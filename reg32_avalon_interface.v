==> flow/design.v <==
module reg32(
input clock,
input reset_n,
input [31:0] D,
input [3:0] byteenable, 
output reg [31:0] Q
);
always @ (posedge clock or negedge reset_n)
begin
	if (!reset_n) begin
		Q <= 32'h0000;
	end else if (byteenable == 4'b1111) begin
		Q <= D;
	end else if (byteenable == 4'b0011) begin 
		Q[15:0] <= D[15:0];
	end else if (byteenable == 4'b1100) begin 
		Q[31:16] <= D[31:16];
	end else if (byteenable == 4'b0001) begin 
		Q[7:0] <= D[7:0];
	end else if (byteenable == 4'b0010) begin 
		Q[15:8] <= D[15:8];
	end else if (byteenable == 4'b0100) begin 
		Q[23:16] <= D[23:16];
	end else if (byteenable == 4'b1000) begin 
		Q[31:24] <= D[31:24];
	end 
end	
endmodule
module reg32_avalon_interface(
input clk,
input reset_n,
input write,
input [31:0] writedata,
input read,
output [31:0] readdata,
input [3:0] byteenable,
input chipselect,
output[31:0] Q_external
);
wire [3:0] local_byteenable;
wire [31:0] to_reg, from_reg;
assign to_reg=writedata;
assign readdata= from_reg;
assign Q_external=from_reg;
assign local_byteenable=(chipselect & write ) ? byteenable : 4'd0;
reg32 U1 
(
.clock  (clk),
.reset_n (reset_n),
.D        (to_reg),
.byteenable(local_byteenable),
.Q          (from_reg)
);
endmodule
Step by step through the tools: reg32_avalon_interface
The steps from the RTL of reg32_avalon_interface to its reports follow in flow order.
Line numbers count from 1 in the design file above.
{"block": "design", "design": "reg32_avalon_interface", "clk_port": "clk", "library": "sky130hd", "lib_corner": "tt_025C_1v80"}

Word level
Yosys after proc, flatten, opt, wreduce and memory -nomap, before mapping. Memory bits, and registers merged into a memory's read port (data or address), are not among the register bits. Print and check cells are not counted. Equal cells are merged and count once.
{"block": "word_totals", "wordCells": 49, "register_bits": 32, "output_inout_bits": 64, "in_bits": 41}
{"block": "classes", "mux": 23, "reduce_and_logical": 8, "bitwise": 1, "equal": 13}
{"block": "ops", "cell": "2-to-1 mux 8 bit", "count": 22}
{"block": "ops", "cell": "inequality test 3 x 1 -> 1 bit with constant B", "count": 5}
{"block": "ops", "cell": "nonzero test 3 bit", "count": 4}
{"block": "ops", "cell": "== test 4 bit with constant B", "count": 3}
{"block": "ops", "cell": "== test 4 x 2 -> 1 bit with constant B", "count": 2}
{"block": "ops", "cell": "AND reduction 5 bit", "count": 1}
{"block": "ops", "cell": "== test 4 x 1 -> 1 bit with constant B", "count": 1}
{"block": "ops", "cell": "== test 4 x 3 -> 1 bit with constant B", "count": 1}
{"block": "ops", "cell": "AND reduction 4 bit", "count": 1}
{"block": "ops", "cell": "2-to-1 mux 4 bit", "count": 1}
{"block": "ops", "cell": "AND reduction 3 bit", "count": 1}
{"block": "ops", "cell": "inequality test 2 x 1 -> 1 bit with constant B", "count": 1}
{"block": "ops", "cell": "AND reduction 2 bit", "count": 1}
{"block": "ops", "cell": "AND 1 bit", "count": 1}

Longest topological paths
Longest topological path by Yosys (ltp), each cell counted once; first at word level (registers and memories cut), then after technology mapping (sequential cells cut; the memories' decode and read muxes count).
{"block": "logic_depth", "word_depth": 10, "ABC_AREA": 0, "mapped_depth": 3, "mapped_depth_nobuf": 3}

Netlist
Yosys stat after the flow's synthesis: flattened, memories mapped to cells. It holds for the ABC_AREA given above (unset counts as 0); a run with the other value may have another netlist.
Totals and module areas in this step are rounded.
{"block": "mapped", "area_mm2": 0.00152, "buffers": 32, "mapped_cells": 110, "seqArea_mm2": 0.000801, "ff_cells": 32}
{"block": "types", "type": "sky130_fd_sc_hd__dfrtp_1", "count": 32, "type_area_um2": 800.768}
{"block": "types", "type": "sky130_fd_sc_hd__mux2_2", "count": 31, "type_area_um2": 349.085}
{"block": "types", "type": "sky130_fd_sc_hd__buf_4", "count": 32, "type_area_um2": 240.23}
{"block": "types", "type": "sky130_fd_sc_hd__a21oi_4", "count": 4, "type_area_um2": 65.062}
{"block": "types", "type": "sky130_fd_sc_hd__nand3_1", "count": 8, "type_area_um2": 40.038}
{"block": "types", "type": "sky130_fd_sc_hd__or2_4", "count": 2, "type_area_um2": 17.517}
{"block": "types", "type": "sky130_fd_sc_hd__mux2_1", "count": 1, "type_area_um2": 11.261}
By module: a second synthesis without flattening, with its own total; a netlist apart from the flattened one above.
{"block": "hier_totals", "hier_cells": 178, "area_unflattened_mm2": 0.00193}
Rows give one instance, submodules left out.
{"block": "by_module", "mod": "reg32", "instances": 1, "mod_seq_area_mm2": 0.000801, "mod_area_mm2": 0.00167, "n_cells": 142}
{"block": "by_module", "mod": "reg32_avalon_interface", "instances": 1, "mod_seq_area_mm2": 0, "mod_area_mm2": 0.000265, "n_cells": 36}

Timing after synthesis
Source: OpenSTA report_checks on the synthesized netlist (no wires, ideal clock, input and output delay 20% of the period each), path of least setup slack; recovery checks are left aside. Register names are those of the netlist, which keeps one name where synthesis merged equal registers.
{"block": "synth_path", "kind": "in2reg", "start": "input port byteenable[2]", "end": "register U1.Q[10]", "launch_ns": 0.388, "in_delay_ns": 0.388, "setup_time_ns": 0.125, "t_arrival_ns": 1.225, "period_ns": 1.94, "required_time_ns": 1.815, "path_stages": 3, "slack_ns": 0.590, "path_buffers": 0, "path_delay_ns": 0.962, "synth_period_reached_ns": 1.35}
"path_delay_ns" is the arrival time less input delay plus setup time.
"path_stages": output pins that drive a net of the path, with the launching flip-flop's if there is one; two outputs of one cell count as two.
"synth_period_reached_ns" is the clock period less the worst setup slack; recovery checks do not enter. This is arithmetic on one report: input and output delays are still those of the set period (20% each).
Between the ends stands the longest chain of elaborated cells between them, by number of cells; it is not shown to be the way that was timed. Of several equally long chains one is given.
Each line given opens the expression or statement behind the cell; cells for indexed reads and writes are added by Yosys, which also makes memories of some case tables.
A register here has more assigning lines than the two given.
{"block": "synth_between", "cell_sequence": "sky130_fd_sc_hd__or2_4 > sky130_fd_sc_hd__a21oi_4 > sky130_fd_sc_hd__mux2_2", "elab_chain_cells": 7, "cone_cells": 15, "cone_lines": 6, "cone_classes": "7 x eq/ne; 6 x mux; 2 x reduce/logical"}
{"block": "synth_lines", "item": "from (decl)", "line": 36, "source": "input [3:0] byteenable,"}
{"block": "synth_lines", "item": "2-to-1 mux 4 bit", "line": 45, "source": "assign local_byteenable=(chipselect & write ) ? byteenable : 4'd0;"}
{"block": "synth_lines", "item": "== test 4 x 2 -> 1 bit", "line": 20, "source": "end else if (byteenable == 4'b0010) begin"}
{"block": "synth_lines", "item": "2-to-1 mux 8 bit", "line": 20}
{"block": "synth_lines", "item": "2-to-1 mux 8 bit", "line": 18, "source": "end else if (byteenable == 4'b0001) begin"}
{"block": "synth_lines", "item": "2-to-1 mux 8 bit", "line": 16, "source": "end else if (byteenable == 4'b1100) begin"}
{"block": "synth_lines", "item": "2-to-1 mux 8 bit", "line": 14, "source": "end else if (byteenable == 4'b0011) begin"}
{"block": "synth_lines", "item": "2-to-1 mux 8 bit", "line": 12, "source": "end else if (byteenable == 4'b1111) begin"}
{"block": "synth_lines", "item": "to (assign)", "line": 15, "source": "Q[15:0] <= D[15:0];"}
{"block": "synth_lines", "item": "to (assign)", "line": 21, "source": "Q[15:8] <= D[15:8];"}
{"block": "synth_lines", "item": "to (decl)", "line": 6, "source": "output reg [31:0] Q"}

reg32_avalon_interface: 2 stored runs of the Yosys and OpenROAD flow on sky130hd. The settings differ; the order carries no meaning. The constraints put input and output delay at 20% of the set period each and load the outputs with 0.01 pF.

{"run": "flow run 1", "settings": { "period_ns": 1.42, "CORE_UTILIZATION": 62, "CAP_MARGIN": 20, "CORE_MARGIN": 2, "SLEW_MARGIN": 20 }, "outcome": "not finished: placement ended with error GPL-0301"}
{"run": "flow run 2", "settings": { "period_ns": 2.35, "CORE_UTILIZATION": 61, "PLACE_DENSITY": 0.47, "CELL_PAD_IN_SITES_GLOBAL_PLACEMENT": 1, "CELL_PAD_IN_SITES_DETAIL_PLACEMENT": 2, "ABC_AREA": 1, "GPL_ROUTABILITY_DRIVEN": 0, "CTS_CLUSTER_SIZE": 98, "MIN_ROUTING_LAYER": "met2", "CAP_MARGIN": 20, "CORE_MARGIN": 2, "SLEW_MARGIN": 20 }, "outcome": "not finished: placement ended with error GPL-0301"}
